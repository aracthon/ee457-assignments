==> flow/design.v <==
`timescale 1 ns / 100 ps
module merge_sort_P4 (Reset, Clk, Start, Ack, As_of_I, Bs_of_J, Cs_of_K, Ms_of_L, Ms_of_L_Write, I, J, K, L);
input Reset, Clk;
input Start, Ack;
input [7:0] As_of_I, Bs_of_J, Cs_of_K;
output reg [3:0] I, J, K, L; 
output Ms_of_L_Write;
output reg [7:0] Ms_of_L;
reg [10:0] state;
localparam
  INI   = 11'b00000000001,
  CAB 	= 11'b00000000010,
  CACS1 = 11'b00000000100,
  CBCS1 = 11'b00000001000,
  CBCS2 = 11'b00000010000,
  CABS2 = 11'b00000100000,
  CACS2 = 11'b00001000000,
  RA	= 11'b00010000000,
  RB	= 11'b00100000000,
  RC	= 11'b01000000000,
  DONE  = 11'b10000000000,
  UNKN  = 11'bXXXXXXXXXXX;
 localparam 
 Imax=4'b0011, Jmax=4'b0011, Kmax = 4'b0011, Lmax = 4'b0111; 
assign Ms_of_L_Write = ( (state==CACS1) || (state==CBCS1) || (state==CBCS2) || (state==CABS2) || (state==CACS2) || (state==RA) || (state==RB) || (state==RC) );
always @(*)  
	begin
			Ms_of_L=Cs_of_K;  
		if( ( (state==CACS1)&& (As_of_I<Cs_of_K) ) || ( (state==CACS2)&& (As_of_I<Cs_of_K) ) || ( (state==CABS2)&& (As_of_I<Bs_of_J) )  || (state==RA)  )
			Ms_of_L=As_of_I;
		if( ( (state==CBCS1)&& (Bs_of_J<Cs_of_K) ) || ( (state==CBCS2)&& (Bs_of_J<Cs_of_K) ) || ( (state==CABS2)&& (As_of_I>=Bs_of_J) )  || (state==RB)  )
			Ms_of_L=Bs_of_J;
	end	
always @(posedge Clk, posedge Reset)  
 begin  
	   if (Reset) 
	       begin
	           I <= 4'bXXXX;
	           J <= 4'bXXXX;
			   K <= 4'bXXXX;
			   L<=	4'bXXXX;
			   state <= INI;
	       end
       else  
         begin
            case (state)  
                 INI:
					begin
                        if(Start) 
							state <= CAB;
					   	I <= 4'b0000;
						J <= 4'b0000;
						K <= 4'b0000;
						L <= 4'b0000;
					end
                 CAB:        
                    begin  	 
						if (As_of_I < Bs_of_J)
							state <= CACS1;
						else
							state <= CBCS1;
					end
				 CACS1:		 
					begin
						if ((As_of_I < Cs_of_K) && (I != 3))
							state <= CAB;
						else if ((As_of_I < Cs_of_K) && (I == 3))
							state <= CBCS2;
						else if ((As_of_I >= Cs_of_K) && (K == 3))
							state <= CABS2;
						else
							state <= CACS1;
						L<=L+1;
						if(As_of_I<Cs_of_K)
							I<=I+1;
						else
							K<=K+1;
					end
				 CBCS1:		 
					begin
						if ((Bs_of_J < Cs_of_K) && (J != 3))
							state <= CAB;
						else if ((Bs_of_J < Cs_of_K) && (J == 3))
							state <= CACS2;
						else if ((Bs_of_J >= Cs_of_K) && (K == 3))
							state <= CABS2;
						else
							state <= CBCS1;
						L<=L+1;
						if(Bs_of_J<Cs_of_K)
							J<=J+1;
						else
							K<=K+1;
					end
				CBCS2:		 
					begin
						if ((K == 3) && (Bs_of_J >= Cs_of_K))
							state <= RB;
						else if ((J == 3) && (Bs_of_J < Cs_of_K))
							 state <= RC;
						else
							state <= CBCS2;
						L<=L+1;
						if(Bs_of_J<Cs_of_K)
							J<=J+1;
						else
							K<=K+1;
					end
				CABS2:		 
					begin
						if ((I == 3) && (As_of_I < Bs_of_J))
							state <= RB;
						else if ((J == 3) && (As_of_I >= Bs_of_J))
							 state <= RA;
						else
							state <= CABS2;
						L<=L+1;
						if(As_of_I<Bs_of_J)
							I<=I+1;
						else
							J<=J+1;
					end
				CACS2:		 
					begin
						if ((K == 3) && (As_of_I >= Cs_of_K))
							state <= RA;
						else if ((I == 3) && (As_of_I < Cs_of_K))
							 state <= RC;
						else
							state <= CACS2;
						L<=L+1;
						if(As_of_I<Cs_of_K)
							I<=I+1;
						else
							K<=K+1;
					end
				RA:		 
				begin
					if (I == 3)
						state <= DONE;
					else
						state <= RA;
					I<=I+1;
					L<=L+1;
				end
				RB:		 
				begin
					if (J == 3)
						state <= DONE;
					else
						state <= RB;
					J<=J+1;
					L<=L+1;
				end
				RC:		 
				begin
					if (K == 3)
						state <= DONE;
					else
						state <= RC;
					K<=K+1;
					L<=L+1;
				end
				DONE:
					if(Ack)
						state<=INI;
				default: 
                    begin
                         state <= UNKN;    
                    end
            endcase
         end   
end
endmodule
# Step by step through the tools: merge_sort_P4
# The steps from the RTL of merge_sort_P4 to its reports follow in flow order.
# Lines are those of the file above, counted from 1.
# Operators carry their Yosys type and port widths (W data, S select, Z words).
# Cell names lack the library's common part.
# Not given: -
# inputs
design,merge_sort_P4
clk_port,Clk
lib,sky130hd
lib_corner,tt_025C_1v80

# After elaboration
# Yosys after proc, flatten, opt, wreduce and memory -nomap, before mapping. Memory bits, and registers merged into a memory's read port (data or address), are not among the register bits. Print and check cells are not counted. Equal cells are merged and count once.
# op_classes
mux,31
n_cmp,6
eq_ne,24
add_sub_neg,4
reduce_logical,38
# ops
operator,count
$pmux W11 S11,1
$mux W11,5
$pmux W4 S4,3
$mux W10,4
$mux W4,7
$ge A8 B8 Y1,3
$lt A8 B8 Y1,3
$mux W8,3
$mux W6,4
$add A4 B1 Y4 const B,4
$logic_and A1 B1 Y1,14
$mux W7,2
$logic_or A1 B1 Y1,13
$ne A2 B2 Y1 const B,6
$eq A4 B2 Y1 const B,3
$eq A11 B1 Y1 const B,1
$eq A11 B10 Y1 const B,1
$eq A11 B11 Y1 const B,1
$eq A11 B2 Y1 const B,1
$eq A11 B3 Y1 const B,1
$eq A11 B4 Y1 const B,1
$eq A11 B5 Y1 const B,1
$eq A11 B6 Y1 const B,1
$eq A11 B7 Y1 const B,1
$eq A11 B8 Y1 const B,1
$eq A11 B9 Y1 const B,1
$reduce_bool A5 Y1,2
$reduce_and A3 Y1,3
# Not listed: further kinds 9, cells in them 12.
# bits
reg_bits,27
out_inout_bits,25

# Longest topological paths
# Yosys ltp: most cells in a row. Word level: on the elaborated netlist, between registers, memories and ports. Mapped: between sequential cells and ports; inverters and the memories' decode and read muxes count.
# depth
word_depth,8
abc_area,0
mapped_depth,10
depth_no_buf,8

# After synthesis
# Source: synth_stat.txt of the flow (Yosys; design flattened, memories mapped). It holds for the ABC_AREA given above (unset counts as 0); a run with the other value may have another netlist.
# mapped
seq_area_um2,676.9
yosys_area_um2,2337.2
ffs,27
buf_cells,10
cells,269
# by_type
cell,count,area_total_um2
dfrtp_1,26,650.624
ha_1,28,350.336
o21ai_0,21,105.101
inv_1,27,101.347
a21oi_1,17,85.082
a221o_1,8,80.077
o311a_1,8,80.077
a2bb2oi_1,8,70.067
nor2_1,16,60.058
nor3_1,10,50.048
nand2_1,13,48.797
a21o_1,5,37.536
nand2b_1,6,37.536
nand4_1,5,31.28
a32o_1,3,30.029
nand3_1,6,30.029
a2111oi_0,3,26.275
dfstp_2,1,26.275
# Not listed: further types 35, cells in them 58.

# Worst setup path after synthesis
# OpenSTA on the mapped netlist: ideal clock, no wires. The path of least setup slack (recovery checks aside). Input and output delay are each 20% of the period. Register names are those of the netlist, which keeps one name where synthesis merged equal registers.
# synth_path
path_type,input port to output port
from,in Bs_of_J[1]
to,out Ms_of_L[0]
input_delay_ns,0.630
driving_pins,9
arrival_ns,2.371
slack_ns,0.149
clock_period_ns,3.15
t_required_ns,2.520
delay_ns,1.741
output_delay_ns,0.630
path_buffers,1
period_less_setup_slack_ns,3.001
# "delay_ns" is the arrival time less input delay plus setup time.
# At an output port there is no setup time.
# "driving_pins" counts driving pins, that of a launching flip-flop among them; a cell with two outputs on the path counts twice.
# "period_less_setup_slack_ns" is the clock period less the worst setup slack; recovery checks do not enter. This is arithmetic on one report: input and output delays are still those of the set period (20% each).
# The rows between start and end are the longest chain of elaborated cells between them; the timing report does not say that the signal goes this way. Where chains are equally long, one stands for them.
# Each line given opens the expression or statement behind the cell; cells for indexed reads and writes are added by Yosys, which also makes memories of some case tables.
# synth_between
cell_sequence,inv_1 > ha_1 > nor2b_1 > o211ai_1 > nand3_1 > a31oi_1 > and2_1 > buf_2 > a2bb2oi_1
elab_chain_len,6
# synth_rtl
element,line_no,text
start: declaration,5,"input [7:0] As_of_I, Bs_of_J, Cs_of_K;"
$lt A8 B8 Y1,29,if( ( (state==CACS1)&& (As_of_I<Cs_of_K) ) || ( (state==CACS2)&& (As_of_I<Cs_of_K) ) || ( (state==CABS2)&& (As ...
$logic_and A1 B1 Y1,29,
$logic_or A1 B1 Y1 x2,29,
$mux W8,29,
$mux W8,31,if( ( (state==CBCS1)&& (Bs_of_J<Cs_of_K) ) || ( (state==CBCS2)&& (Bs_of_J<Cs_of_K) ) || ( (state==CABS2)&& (As ...
end: declaration,8,output reg [7:0] Ms_of_L;

# Timing after layout
# From the final timing report of entry B: the path of least setup slack in the routed layout; clock arrival at registers is part of the times.
# layout_path
path_type,input port to output port
from,in Cs_of_K[7]
to,out Ms_of_L[4]
input_delay_ns,0.61
slack_ns,-0.20
t_required_ns,2.43
clock_period_ns,3.04
arrival_ns,2.63
output_delay_ns,0.61
driving_pins,11
path_buffers,5
# The rows between start and end are the longest chain of elaborated cells between them; the timing report does not say that the signal goes this way. Where chains are equally long, one stands for them.
# layout_between
cell_sequence,clkdlybuf4s15_1 > inv_2 > buf_4 > ha_4 > buf_4 > a21o_1 > o41a_1 > buf_4 > o311a_4 > a2bb2oi_2 > buf_2
elab_chain_len,7
# layout_rtl
element,line_no,text
start: declaration,5,"input [7:0] As_of_I, Bs_of_J, Cs_of_K;"
$lt A8 B8 Y1,29,if( ( (state==CACS1)&& (As_of_I<Cs_of_K) ) || ( (state==CACS2)&& (As_of_I<Cs_of_K) ) || ( (state==CABS2)&& (As ...
$logic_and A1 B1 Y1,29,
$logic_or A1 B1 Y1 x3,29,
$mux W8,29,
$mux W8,31,if( ( (state==CBCS1)&& (Bs_of_J<Cs_of_K) ) || ( (state==CBCS2)&& (Bs_of_J<Cs_of_K) ) || ( (state==CABS2)&& (As ...
end: declaration,8,output reg [7:0] Ms_of_L;

# Flow measurements of merge_sort_P4 on sky130hd: 2 stored runs with different settings, listed in no order. Input and output delays are each 20% of the period that was set; the output load is 0.01 pF.
# "clock_period_reached_ns" = clock period - worst setup slack. The figure is calculated, with input and output delays left at 20% of the set period.
# "worst_path_allowed_less_slack_ns": the worst setup path's part of the clock period (all of it between registers, 20% less for each end at a port) less its slack. A launch clock that arrives late makes it longer, a capture clock that arrives late makes it shorter.
# "totalPower_mw": no workload was simulated; the value follows from the tool's default switching activity.
# Settings: -- = not set for that run.
# Results: -- = not shown.
stored run,period_ns,CORE_UTILIZATION,PLACE_DENSITY_LB_ADDON,CORE_MARGIN,CELL_PAD_IN_SITES_DETAIL_PLACEMENT,GPL_TIMING_DRIVEN,CTS_CLUSTER_SIZE,CTS_CLUSTER_DIAMETER,SLEW_MARGIN,CAP_MARGIN,SETUP_SLACK_MARGIN,CORE_ASPECT_RATIO,MIN_ROUTING_LAYER,hold_worst_slack_ns,worst_path_allowed_less_slack_ns,timing.worst_path_kind,yosys_chip_area_um2,clock_period_reached_ns,final_die_area_um2,stdcell_area_um2,totalPower_mw,tns_setup_ns,final_util_pct,worst_setup_slack_ns
entry A,2.43,41,0.02,5,2,1,18,366,40,20,--,--,--,--,--,--,--,--,--,--,--,--,--,--
entry B,3.04,46,0.08,2,--,--,--,293,20,20,-0.21,0.67,met2,0.517,2.02,input port to output port,2337.2,3.235,5678.7,3702.3,3.807,-1.770,74.9,-0.195
# Entry A: unfinished; error DPL-0033 in placement
