==> flow/design.v <==
`timescale 1 ns / 100 ps
module Out_of_Order_divider (clk, rst,start, memory_write_complete);
input clk, rst, start;
output memory_write_complete;
reg [15:0] mem_dividend_divisor [0:31]; 
reg [15:0] mem_quotient_remainder [0:31]; 
reg [7:0] mem_clocks_of_single_div_completion [0:31]; 
reg [7:0] mem_clocks_of_rob_graduation [0:31]; 
reg [4:0] mem_dd_pointer, mem_qr_pointer;  
reg memory_read_complete;
wire memory_write_complete; 
reg [3:0] ack_from_OoE_div, start_from_OoE_div; 
wire [2:0] single_div_states [0:3];  
wire [7:0] dividend_of_OoE_div; 
wire [7:0] divisor_of_OoE_div; 
wire [7:0] quotient_of_OoE_div [0:3]; 
wire [7:0] remainder_of_OoE_div [0:3]; 
wire no_divider_available; 
wire [2:0] rob_tag_from_OoE_div; 
wire [2:0] rob_tag_to_OoE_div [0:3]; 
reg [3:0] rob_wp, rob_rp;
reg [15:0] rob_qr [0:7]; 
reg [7:0] rob_ready; 
reg [7:0] clocks_of_single_div_completion_internal [0:7]; 
wire [3:0] rob_depth;
wire rob_full;
wire stall;
reg [7:0] clock_counter; 
integer i,j,k;
reg found_signal_for_dispatch, found_signal_for_issue_1, found_signal_for_issue_2; 
reg [2:0] state;
localparam
Initial  = 3'b001,
Execution = 3'b010,
Complete = 3'b100,
Qi = 3'b001,
Qc = 3'b010,
Qd = 3'b100;
single_divider divider0 (.Xin(dividend_of_OoE_div), .Yin(divisor_of_OoE_div), .Start(start_from_OoE_div[0]),.Ack(ack_from_OoE_div[0]),.Clk(clk),.Reset(rst),.Quotient(quotient_of_OoE_div[0]), .Remainder(remainder_of_OoE_div[0]), .tag_in(rob_tag_from_OoE_div), .tag_out(rob_tag_to_OoE_div[0]), .state(single_div_states[0]));
single_divider divider1 (.Xin(dividend_of_OoE_div), .Yin(divisor_of_OoE_div), .Start(start_from_OoE_div[1]),.Ack(ack_from_OoE_div[1]),.Clk(clk),.Reset(rst),.Quotient(quotient_of_OoE_div[1]), .Remainder(remainder_of_OoE_div[1]), .tag_in(rob_tag_from_OoE_div), .tag_out(rob_tag_to_OoE_div[1]), .state(single_div_states[1]));
single_divider divider2 (.Xin(dividend_of_OoE_div), .Yin(divisor_of_OoE_div), .Start(start_from_OoE_div[2]),.Ack(ack_from_OoE_div[2]),.Clk(clk),.Reset(rst),.Quotient(quotient_of_OoE_div[2]), .Remainder(remainder_of_OoE_div[2]), .tag_in(rob_tag_from_OoE_div), .tag_out(rob_tag_to_OoE_div[2]), .state(single_div_states[2]));
single_divider divider3 (.Xin(dividend_of_OoE_div), .Yin(divisor_of_OoE_div), .Start(start_from_OoE_div[3]),.Ack(ack_from_OoE_div[3]),.Clk(clk),.Reset(rst),.Quotient(quotient_of_OoE_div[3]), .Remainder(remainder_of_OoE_div[3]), .tag_in(rob_tag_from_OoE_div), .tag_out(rob_tag_to_OoE_div[3]), .state(single_div_states[3]));
assign rob_depth = rob_wp - rob_rp;
assign rob_full = (rob_depth==4'b1000); 
assign no_divider_available = (single_div_states[0]!=Qi)&&(single_div_states[1]!=Qi)&&(single_div_states[2]!=Qi)&&(single_div_states[3]!=Qi);
assign stall = rob_full || no_divider_available;
assign memory_write_complete = (state == Complete);
assign	dividend_of_OoE_div = mem_dividend_divisor[mem_dd_pointer][15:8]; 
assign	divisor_of_OoE_div  = mem_dividend_divisor[mem_dd_pointer][7:0]; 
assign	rob_tag_from_OoE_div = rob_wp[2:0]; 
always @(posedge clk, posedge rst)
begin
if (rst) 
     begin
	     state <= Initial;
	     mem_dd_pointer <= 5'bxxxxx;  
         mem_qr_pointer <= 5'bxxxxx;
         rob_wp <= 4'bxxxx;
         rob_rp <= 4'bxxxx;
         rob_ready <= 8'hxx;
	     memory_read_complete <= 1'bx;
		 clock_counter <= 16'hxx;
     end
else
  begin	
    case(state)
      Initial:
        begin
	     mem_dd_pointer <= 5'b00000;
         mem_qr_pointer <= 5'b00000;
         rob_wp <= 4'b0000;
         rob_rp <= 4'b0000;
         rob_ready <= 8'h00;
	     memory_read_complete <= 1'b0;
	     if (start)
	     state <= Execution;
		 clock_counter <= 16'h01;
	    end   
      Execution:	   
		begin   
		clock_counter <= clock_counter + 1; 
		if ( !stall )
            begin 			 
				rob_wp <= rob_wp + 1; 
				mem_dd_pointer <= mem_dd_pointer + 1; 
				if (mem_dd_pointer == 5'b11111)
					memory_read_complete <= 1'b1;  
     		end
	    if (rob_ready[rob_rp[2:0]] == 1'b1)
          begin		
			mem_quotient_remainder[mem_qr_pointer][15:8] <= rob_qr[rob_rp[2:0]][15:8];
            mem_quotient_remainder[mem_qr_pointer][7:0] <= rob_qr[rob_rp[2:0]][7:0];
            rob_ready[rob_rp[2:0]] <= 1'b0; 
			mem_clocks_of_rob_graduation[mem_qr_pointer] <= clock_counter;
			mem_clocks_of_single_div_completion[mem_qr_pointer] <= clocks_of_single_div_completion_internal[rob_rp[2:0]];
			rob_rp <= rob_rp + 1;   
			mem_qr_pointer <= mem_qr_pointer + 1; 
			if (mem_qr_pointer == 5'b11111)
				 state <= Complete; 
		  end
	     found_signal_for_issue_1 = 1'b0;     
	     for (k=0;k<=3;k=k+1)
          begin
              if ((single_div_states[k]== Qd)&&(found_signal_for_issue_1==1'b0))
                 begin
                    rob_qr[rob_tag_to_OoE_div[k]][15:8] <= quotient_of_OoE_div[k];			   
			        rob_qr[rob_tag_to_OoE_div[k]][7:0] <= remainder_of_OoE_div[k];
					clocks_of_single_div_completion_internal[rob_tag_to_OoE_div[k]] <= clock_counter;
			        found_signal_for_issue_1 = 1'b1; 
					rob_ready[rob_tag_to_OoE_div[k]] <= 1'b1; 
			     end
		  end	
	   end
      Complete:
	    begin
	    state <= Initial;
	    end
    endcase	
   end	      
end
always@(*)
begin
		found_signal_for_dispatch = 1'b0;
		start_from_OoE_div = 4'b0000;  
        if ((stall == 1'b0)&&(memory_read_complete == 1'b0)&&(state == Execution))
            begin 
	            for (i=0;i<=3;i=i+1) 
					 begin
						  if ((single_div_states[i] == Qi)&&(found_signal_for_dispatch==1'b0))
								begin
									start_from_OoE_div[i] = 1'b1; 
									found_signal_for_dispatch = 1'b1;	 
								end
					 end 
            end	
			found_signal_for_issue_2 = 1'b0; 
			ack_from_OoE_div = 4'b0000;
			for (i=0;i<=3;i=i+1) begin
				if ((single_div_states[i] == Qd)&&(found_signal_for_issue_2==1'b0)) begin
					found_signal_for_issue_2 = 1'b1;
					ack_from_OoE_div[i] = 1'b1;
				end
			end
end
endmodule
module single_divider (Xin, Yin, Start, Ack, Clk, Reset, 
				       Quotient, Remainder, tag_in, tag_out, state);
input [7:0] Xin, Yin;
input [2:0] tag_in;
input Start, Ack, Clk, Reset;
output [2:0] state;
output [7:0] Quotient, Remainder;
output [2:0] tag_out;
reg [7:0] Quotient;   
reg [7:0] X, Y;
reg [2:0] state;
reg [2:0] tag_out;
localparam
INITIAL = 3'b001,
COMPUTE	= 3'b010,
DONE_S	= 3'b100;
always @(posedge Clk, posedge Reset) 
  begin  : CU_n_DU
    if (Reset)
       begin
        	state <= INITIAL;
	      X <= 8'hXX;         
	      Y <= 8'hXX;	    
	      Quotient <= 8'hXX;  
       end
    else
       begin
         (* full_case, parallel_case *)
         case (state)
	        INITIAL	: 
	          begin
		         if (Start)
		           state <= COMPUTE;
		           X <= Xin;
		           Y <= Yin;
		           Quotient <= 0;
				   tag_out <= tag_in;
	          end
	        COMPUTE	:
	          begin
		         if (X < Y)
		           state <= DONE_S;
		         if (!(X < Y))
		           begin
		             X <= X - Y;
		             Quotient <= Quotient + 1;
		           end
 	          end
	        DONE_S	:
	          begin  
		         if (Ack)
		           state <= INITIAL;
	          end    
      endcase
    end 
  end
assign Remainder = X;
assign Done = (state == DONE_S) ;
endmodule   
# From RTL to reports: Out_of_Order_divider
# What the tools print for Out_of_Order_divider, step after step.
# Lines are those of the file above, counted from 1.
# Cell names lack the library's common part.
# A cell with -- has no value.
# inputs
top	Out_of_Order_divider
clk_port	clk
library	sky130hd
corner	tt_025C_1v80

# Elaborated design
# Counts by Yosys on the flattened word-level netlist (proc, flatten, opt, wreduce). Print and check cells are left out. Cells with the same type and inputs are merged into one.
# op_classes
n_addsub	14
eq_ne	43
n_shift	7
cmp	4
mux	73
logic	27
reduce_and_logical	41
# op_table
operator	n
8-bit two-way mux	13
8-bit case mux with 2-bit select	5
1-bit by 4-bit variable shift with 8-bit output with constant A	6
3-bit two-way mux	15
3-bit case mux with 3-bit select	5
8-bit bitwise AND	5
8-bit bitwise OR	5
8-bit inverter	5
2-bit != test with constant B	17
8-bit subtractor	4
8-bit less-than comparator	4
1-bit two-way mux	26
2-bit AND reduction	10
3-bit negator with 4-bit output	5
4-bit AND reduction	5
5-bit case mux with 2-bit select	2
4-bit case mux with 2-bit select	2
3-bit by 1-bit == test with 1-bit output with constant B	5
3-bit by 2-bit == test with 1-bit output with constant B	5
3-bit == test with constant B	5
3-bit nonzero test	5
1-bit logical AND	14
1-bit inverter	12
3-bit by 1-bit != test with 1-bit output with constant B	4
2-bit nonzero test	5
5-bit by 1-bit adder with 5-bit output with constant B	2
5-bit == test with constant B	2
5-bit two-way mux	2
# Not listed: further kinds 9, cells in them 14.
# word_totals
regBits	118
output_inout_bits	1
inputBits	3
word_cells	232

# Logic depth
# Yosys ltp: most cells in a row. Word level: on the elaborated netlist, between registers, memories and ports. Mapped: between sequential cells and ports; inverters and the memories' decode and read muxes count.
# logic_depth
ltp_word	23
abc_area	1
ltp_mapped	9
depth_no_buf	9

# After synthesis
# Yosys stat after the flow's synthesis: flattened, memories mapped to cells. It holds for the ABC_AREA given above (unset counts as 0); a run with the other value may have another netlist.
# synth_totals
cell_count	145
mapped_area_um2	1179.9
sequential_area_um2	476.7
flip_flops	19
# by_type
type	n	type_area_um2
dfrtp_1	18	450.432
nand2_1	38	142.637
nand3_1	21	105.101
ha_1	6	75.072
inv_1	19	71.318
nand3_2	6	60.058
nand4_1	7	43.792
a211oi_1	4	30.029
o21bai_1	4	30.029
dfstp_2	1	26.275
buf_6	2	22.522
nand2_2	3	18.768
nor2_1	5	18.768
nand3_4	1	17.517
buf_4	2	15.014
or2_2	2	12.512
xnor2_1	1	8.758
xor2_1	1	8.758
# Not listed: further types 4, cells in them 4.

# Timing after synthesis
# Source: OpenSTA report_checks on the synthesized netlist (no wires, ideal clock, input and output delay 20% of the period each), path of least setup slack; recovery checks are left aside. Register names are those of the netlist, which keeps one name where synthesis merged equal registers.
# synth_timing
path_kind	register to register
startpoint	register rob_rp[0]
endpoint	register rob_ready[2]
path_delay_ps	1514
period_ps	3800
required_time_ps	3682
slack_ps	2286
path_stages	7
t_arrival_ps	1396
path_buffers	0
setup_time_ps	118
synth_period_reached_ps	1514
# "path_delay_ps" is the arrival time less input delay plus setup time.
# "path_stages": output pins that drive a net of the path, with the launching flip-flop's if there is one; two outputs of one cell count as two.
# "synth_period_reached_ps" is the clock period less the worst setup slack; recovery checks do not enter. This is arithmetic on one report: input and output delays are still those of the set period (20% each).
# At most two assigning lines are given for a register; there are more.
# Where a signal picks the word or bit written, the line may be left out of the assigning lines.
# synth_via
cell_sequence	dfrtp_1 inv_2 ha_1 xnor2_1 nand4_1 o21bai_1 inv_1
# synth_rtl
item	line_no	source
from (decl)	21	reg [3:0] rob_wp, rob_rp;
from (assign)	59	rob_rp <= 4'bxxxx;
from (assign)	96	rob_rp <= rob_rp + 1;
to (assign)	60	rob_ready <= 8'hxx;
to (assign)	73	rob_ready <= 8'h00;
to (decl)	23	reg [7:0] rob_ready;
# Chain of elaborated cells between the ends: none given.

# Worst path after layout
# Path of least setup slack in the final report of entry A (OpenROAD, finished layout, wires in). Where an end is a register, its clock arrival counts in the times.
# The path's times are printed in steps of 10 ps; the period is the one set.
# layout_timing
path_kind	register to register
startpoint	register rob_rp[0]
endpoint	register rob_ready[2]
setup_time_ps	110
t_arrival_ps	1710
period_ps	1580
path_buffers	0
slack_ps	20
required_time_ps	1730
path_stages	7
# At most two assigning lines are given for a register; there are more.
# Where a signal picks the word or bit written, the line may be left out of the assigning lines.
# layout_via
cell_sequence	dfrtp_2 inv_6 ha_4 xnor2_4 nand4_1 o21bai_1 inv_1
# layout_rtl
item	line_no	source
from (decl)	21	reg [3:0] rob_wp, rob_rp;
from (assign)	59	rob_rp <= 4'bxxxx;
from (assign)	96	rob_rp <= rob_rp + 1;
to (assign)	60	rob_ready <= 8'hxx;
to (assign)	73	rob_ready <= 8'h00;
to (decl)	23	reg [7:0] rob_ready;
# Chain of elaborated cells between the ends: none given.

Add stored flow runs of Out_of_Order_divider

Flow measurements of Out_of_Order_divider on sky130hd: 2 stored runs with different settings, listed in no order. Input and output delays are each 20% of the period that was set; the output load is 0.01 pF.
"achieved_period_ps" is the run's clock period less its worst setup slack. It is reckoned from that one timing run; input and output delays stay at 20% of the period that was set.
"worstPathTime_ps" = time allowed to the worst setup path (clock period - input delay - output delay, where it has them) - its slack; a late launch clock adds to it, a late capture clock takes from it.
"totalPower_uw" is the tool's figure for a default switching activity; nothing was simulated.
"worstPathTime_ps" is known to 10 ps.

Entry A, flow files:
==> flow/run.sh <==
#!/bin/bash
# the make line also repeats the synthesis and layout settings of config.mk as NAME=value (left out here)
make -C /OpenROAD-flow-scripts/flow DESIGN_CONFIG=/design/flow/config.mk WORK_HOME=/design/flow/orfs CLKGATE_MAP_FILE= finish
==> flow/config.mk <==
export PLATFORM = sky130hd
export DESIGN_NAME = Out_of_Order_divider
export DESIGN_NICKNAME = Out_of_Order_divider
export VERILOG_FILES = /design/flow/design.v
export SDC_FILE = /design/flow/constraint.sdc
export NUM_CORES = 4
export LEC_CHECK = 0
export ABC_AREA = 1
export CAP_MARGIN = 20
export CELL_PAD_IN_SITES_DETAIL_PLACEMENT = 2
export CORE_MARGIN = 2
export CORE_UTILIZATION = 28
export GPL_TIMING_DRIVEN = 1
export MIN_ROUTING_LAYER = met2
export SETUP_SLACK_MARGIN = 0.31
export SLEW_MARGIN = 20
==> flow/constraint.sdc <==
create_clock -name core_clock -period 1.58 [get_ports {clk}]
set_input_delay 0.3160 -clock core_clock [delete_from_list [all_inputs] [get_ports {clk}]]
set_output_delay 0.3160 -clock core_clock [all_outputs]
set_load 0.01 [all_outputs]

==> results of entry A, as CSV <==
result,value
yosys.chip_area_um2,1179.9
die_um2,4749.3
post_route_stdcell_area_um2,1616.5
final_util_pct,40.1
setup_ws_ps,25
final_setup_tns_ps,0
totalPower_uw,875
achieved_period_ps,1555
worstPathTime_ps,1560
timing.worst_path_kind,"register to register"

Entry B, flow files:
==> flow/run.sh <==
#!/bin/bash
# the make line also repeats the synthesis and layout settings of config.mk as NAME=value (left out here)
make -C /OpenROAD-flow-scripts/flow DESIGN_CONFIG=/design/flow/config.mk WORK_HOME=/design/flow/orfs CLKGATE_MAP_FILE= finish
==> flow/config.mk <==
export PLATFORM = sky130hd
export DESIGN_NAME = Out_of_Order_divider
export DESIGN_NICKNAME = Out_of_Order_divider
export VERILOG_FILES = /design/flow/design.v
export SDC_FILE = /design/flow/constraint.sdc
export NUM_CORES = 4
export LEC_CHECK = 0
export ABC_AREA = 0
export CAP_MARGIN = 20
export CORE_MARGIN = 2
export CORE_UTILIZATION = 60
export CTS_CLUSTER_SIZE = 11
export MAX_ROUTING_LAYER = met5
export PLACE_DENSITY = 0.83
export SLEW_MARGIN = 20
export TNS_END_PERCENT = 10
==> flow/constraint.sdc <==
create_clock -name core_clock -period 2.64 [get_ports {clk}]
set_input_delay 0.5280 -clock core_clock [delete_from_list [all_inputs] [get_ports {clk}]]
set_output_delay 0.5280 -clock core_clock [all_outputs]
set_load 0.01 [all_outputs]

==> results of entry B, as CSV <==
result,value
yosys.chip_area_um2,997.2
die_um2,2003.9
post_route_stdcell_area_um2,1049.8
final_util_pct,68.9
setup_ws_ps,737
final_setup_tns_ps,0
totalPower_uw,441.3
achieved_period_ps,1903
worstPathTime_ps,1900
timing.worst_path_kind,"register to register"
